==> flow/design.v <==
`timescale 1ns/10ps
module MAC (
    clock,
    reset,
    a,
    b,
    c,
    a_out,
    b_out,
    c_out,
    result,
    done
);
input                       clock, reset;
input           [  3:0 ]    a, b;
input           [  7:0 ]    c;
output reg      [  3:0 ]    a_out, b_out;
output reg      [  7:0 ]    c_out;
output reg      [  8:0 ]    result;
output reg                  done;
wire [8:0] result_comb;
assign result_comb = a * b + c;
always@(posedge clock or posedge reset)begin
    if(reset)begin
        a_out <= 'b0;
        b_out <= 'b0;
        c_out <= 'b0;
        result <= 'b0;
        done <= 'b0;
    end
    else begin
        result <= result_comb;
    end
end
endmodule
Tool chain data of MAC

The steps from the RTL of MAC to its reports follow in flow order.
Lines are those of the file above, counted from 1.
The mark - stands for no value.

Top: MAC
Clock port: clock
Standard-cell library: sky130hd
Corner: tt_025C_1v80

Word-level counts

Counts by Yosys on the flattened word-level netlist (proc, flatten, opt, wreduce; memories kept). Register bits leave out memories and registers merged into their read ports (data or address); mux counts leave out enables and synchronous resets folded into registers. Print and check cells are left out. Cells with the same type and inputs are merged into one.

Elaborated cells: 3
Input port bits: 18
Bits in registers: 9
Output and inout port bits: 26

Multipliers: 1
$add $sub $neg: 1

Operators by type and width:

| cell                                        | number |
| 4-bit by 4-bit multiplier with 8-bit output | 1 |
| 8-bit by 8-bit adder with 9-bit output      | 1 |

Depth

Longest topological path by Yosys (ltp), each cell counted once; first at word level (registers and memories cut), then after technology mapping (sequential cells cut; the memories' decode and read muxes count).

Word-level depth: 2
ABC_AREA: 0
Mapped depth: 13
Depth with buffers taken out: 13

After synthesis

The flow's flattened synthesis, as Yosys stat reports it; memories are mapped. The netlist is that of the ABC_AREA named above (0 if unset); the other value can give another one.
Totals and module areas in this step are rounded.

Area of sequential cells: 225.2 µm²
Chip area (Yosys): 1066 µm²
Buffer cells: 17
Flip-flop cells: 9
Cells in the netlist: 113

Cells by type:

| cell type                 | number | area in all (µm²) |
| sky130_fd_sc_hd__dfrtp_1  | 9      | 225.216 |
| sky130_fd_sc_hd__ha_1     | 17     | 212.704 |
| sky130_fd_sc_hd__fa_1     | 9      | 180.173 |
| sky130_fd_sc_hd__buf_4    | 17     | 127.622 |
| sky130_fd_sc_hd__inv_1    | 24     | 90.086 |
| sky130_fd_sc_hd__and2_1   | 9      | 56.304 |
| sky130_fd_sc_hd__xnor2_1  | 4      | 35.034 |
| sky130_fd_sc_hd__nand2_1  | 7      | 26.275 |
| sky130_fd_sc_hd__a21oi_2  | 2      | 17.517 |
| sky130_fd_sc_hd__xor2_1   | 2      | 17.517 |
| sky130_fd_sc_hd__a21oi_1  | 3      | 15.014 |
| sky130_fd_sc_hd__a311oi_2 | 1      | 15.014 |
| sky130_fd_sc_hd__nor2_1   | 4      | 15.014 |
| sky130_fd_sc_hd__a21o_1   | 1      | 7.507 |
| sky130_fd_sc_hd__o21a_1   | 1      | 7.507 |
| sky130_fd_sc_hd__o21bai_1 | 1      | 7.507 |
| sky130_fd_sc_hd__nor2b_1  | 1      | 6.256 |
| sky130_fd_sc_hd__conb_1   | 1      | 3.754 |

Path before layout

Source: OpenSTA report_checks on the synthesized netlist (no wires, ideal clock, input and output delay 20% of the period each), path of least setup slack; recovery checks are left aside. Register names are those of the netlist, which keeps one name where synthesis merged equal registers.

Path kind: input to register
Start: input port a[0]
End: register result[8]
Data arrival time: 3.271 ns
Slack: -0.179 ns
Period: 3.22 ns
Data required time: 3.092 ns
Time at the first pin: 0.644 ns
Input delay: 0.644 ns
Path buffers: 0
Setup time: 0.128 ns
Delay of the path: 2.755 ns
Stages: 10
Synthesis period reached: 3.399 ns

"delay of the path" is the arrival time less input delay plus setup time.
"stages": output pins that drive a net of the path, with the launching flip-flop's if there is one; two outputs of one cell count as two.
"synthesis period reached" = period - worst setup slack (recovery checks aside). The figure is calculated, with input and output delays left at 20% of the set period.
Between the ends stands the longest chain of elaborated cells between them, by number of cells; it is not shown to be the way that was timed. Of several equally long chains one is given.
A line is the first line of the expression or statement that the cell stems from. Yosys adds cells for indexed reads and writes and turns some case tables into memories.

Cells stage by stage: sky130_fd_sc_hd__nand2_1 > sky130_fd_sc_hd__fa_1 > sky130_fd_sc_hd__fa_1 > sky130_fd_sc_hd__fa_1 > sky130_fd_sc_hd__inv_1 > sky130_fd_sc_hd__ha_1 > sky130_fd_sc_hd__nor2b_1 > sky130_fd_sc_hd__a311oi_2 > sky130_fd_sc_hd__a21oi_1 > sky130_fd_sc_hd__xor2_1
Cells in the longest elaborated chain: 2
Elaborated cells on any way between the ends: 2
Source lines of those cells: 1
Classes of those cells: add/sub: 1; mul: 1

RTL lines, path post-synthesis:

| item                                        | RTL line | text |
| start: declaration                          | 15       | `input           [  3:0 ]    a, b;` |
| 4-bit by 4-bit multiplier with 8-bit output | 22       | `assign result_comb = a * b + c;` |
| 8-bit by 8-bit adder with 9-bit output      | 22       |  |
| end: assignment                             | 28       | `result <= 'b0;` |
| end: assignment                             | 32       | `result <= result_comb;` |
| end: declaration                            | 19       | `output reg      [  8:0 ]    result;` |

Timing after layout

Path of least setup slack in the final report of job 1 (OpenROAD, finished layout, wires in). Where an end is a register, its clock arrival counts in the times.

Path kind: input to register
Start: input port b[3]
End: register result[8]
Period: 7.8 ns
Input delay: 1.56 ns
Slack: 3.11 ns
Time at the first pin: 1.56 ns
Data required time: 7.93 ns
Setup time: 0.12 ns
Stages: 12
Path buffers: 1
Data arrival time: 4.82 ns

Between the ends stands the longest chain of elaborated cells between them, by number of cells; it is not shown to be the way that was timed. Of several equally long chains one is given.

Cells stage by stage: sky130_fd_sc_hd__clkdlybuf4s50_1 > sky130_fd_sc_hd__nand2_1 > sky130_fd_sc_hd__fa_1 > sky130_fd_sc_hd__fa_1 > sky130_fd_sc_hd__fa_1 > sky130_fd_sc_hd__inv_1 > sky130_fd_sc_hd__ha_1 > sky130_fd_sc_hd__a21oi_2 > sky130_fd_sc_hd__nor2_1 > sky130_fd_sc_hd__a311oi_2 > sky130_fd_sc_hd__a21oi_1 > sky130_fd_sc_hd__xor2_1
Cells in the longest elaborated chain: 2
Elaborated cells on any way between the ends: 2
Source lines of those cells: 1
Classes of those cells: add/sub: 1; mul: 1

RTL lines, path after layout:

| item                                        | RTL line | text |
| start: declaration                          | 15       | `input           [  3:0 ]    a, b;` |
| 4-bit by 4-bit multiplier with 8-bit output | 22       | `assign result_comb = a * b + c;` |
| 8-bit by 8-bit adder with 9-bit output      | 22       |  |
| end: assignment                             | 28       | `result <= 'b0;` |
| end: assignment                             | 32       | `result <= result_comb;` |
| end: declaration                            | 19       | `output reg      [  8:0 ]    result;` |

Appendix: measured runs

MAC through Yosys and OpenROAD on sky130hd: 2 stored runs, unordered, with their settings and measured results. The constraints put input and output delay at 20% of the set period each and load the outputs with 0.01 pF.
By "achieved clock period" is meant the clock period of the run minus its worst setup slack. This is arithmetic on one report: input and output delays are still those of the set period (20% each).
"allowed time less slack (worst setup path)" is the time allowed to the run's worst setup path (the clock period less input and output delay, where it has them) less its slack. Clock arrival times count: a late capture clock shortens it, a late launch clock lengthens it.
By "total power after layout" is meant OpenSTA's value without simulated activity: inputs other than the clock are taken to toggle once in ten clock periods, and the tool carries that through the logic.
Measured values are rounded.
Among the settings, - means not set for that run.

| name                                            | job 1             | job 2             |
| period_ns                                       | 7.8               | 3.08              |
| CAP_MARGIN                                      | 20                | 15                |
| CORE_MARGIN                                     | 2                 | 8                 |
| CORE_UTILIZATION                                | 40                | 43                |
| SLEW_MARGIN                                     | 20                | 30                |
| SETUP_SLACK_MARGIN                              | -                 | -0.13             |
| CELL_PAD_IN_SITES_GLOBAL_PLACEMENT              | -                 | 0                 |
| TNS_END_PERCENT                                 | -                 | 65                |
| ABC_AREA                                        | -                 | 0                 |
| GPL_ROUTABILITY_DRIVEN                          | -                 | 1                 |
| CTS_CLUSTER_DIAMETER                            | -                 | 120               |
| total power after layout (mW)                   | 0.2422            | 0.7089            |
| achieved clock period (ns)                      | 4.689             | 3.074             |
| area inside the die boundary (µm²)              | 3094              | 4328              |
| allowed time less slack (worst setup path) (ns) | 3.13              | 2.46              |
| critical path kind                              | input to register | input to register |
| worst setup slack after layout (ns)             | 3.111             | 0.006             |
| standard-cell area after routing (µm²)          | 1323              | 1498              |
| utilization in the final report (%)             | 52.9              | 62.1              |
| total negative setup slack (ns)                 | 0.000             | 0.000             |
| cell area after synthesis (µm²)                 | 1066              | 1066              |
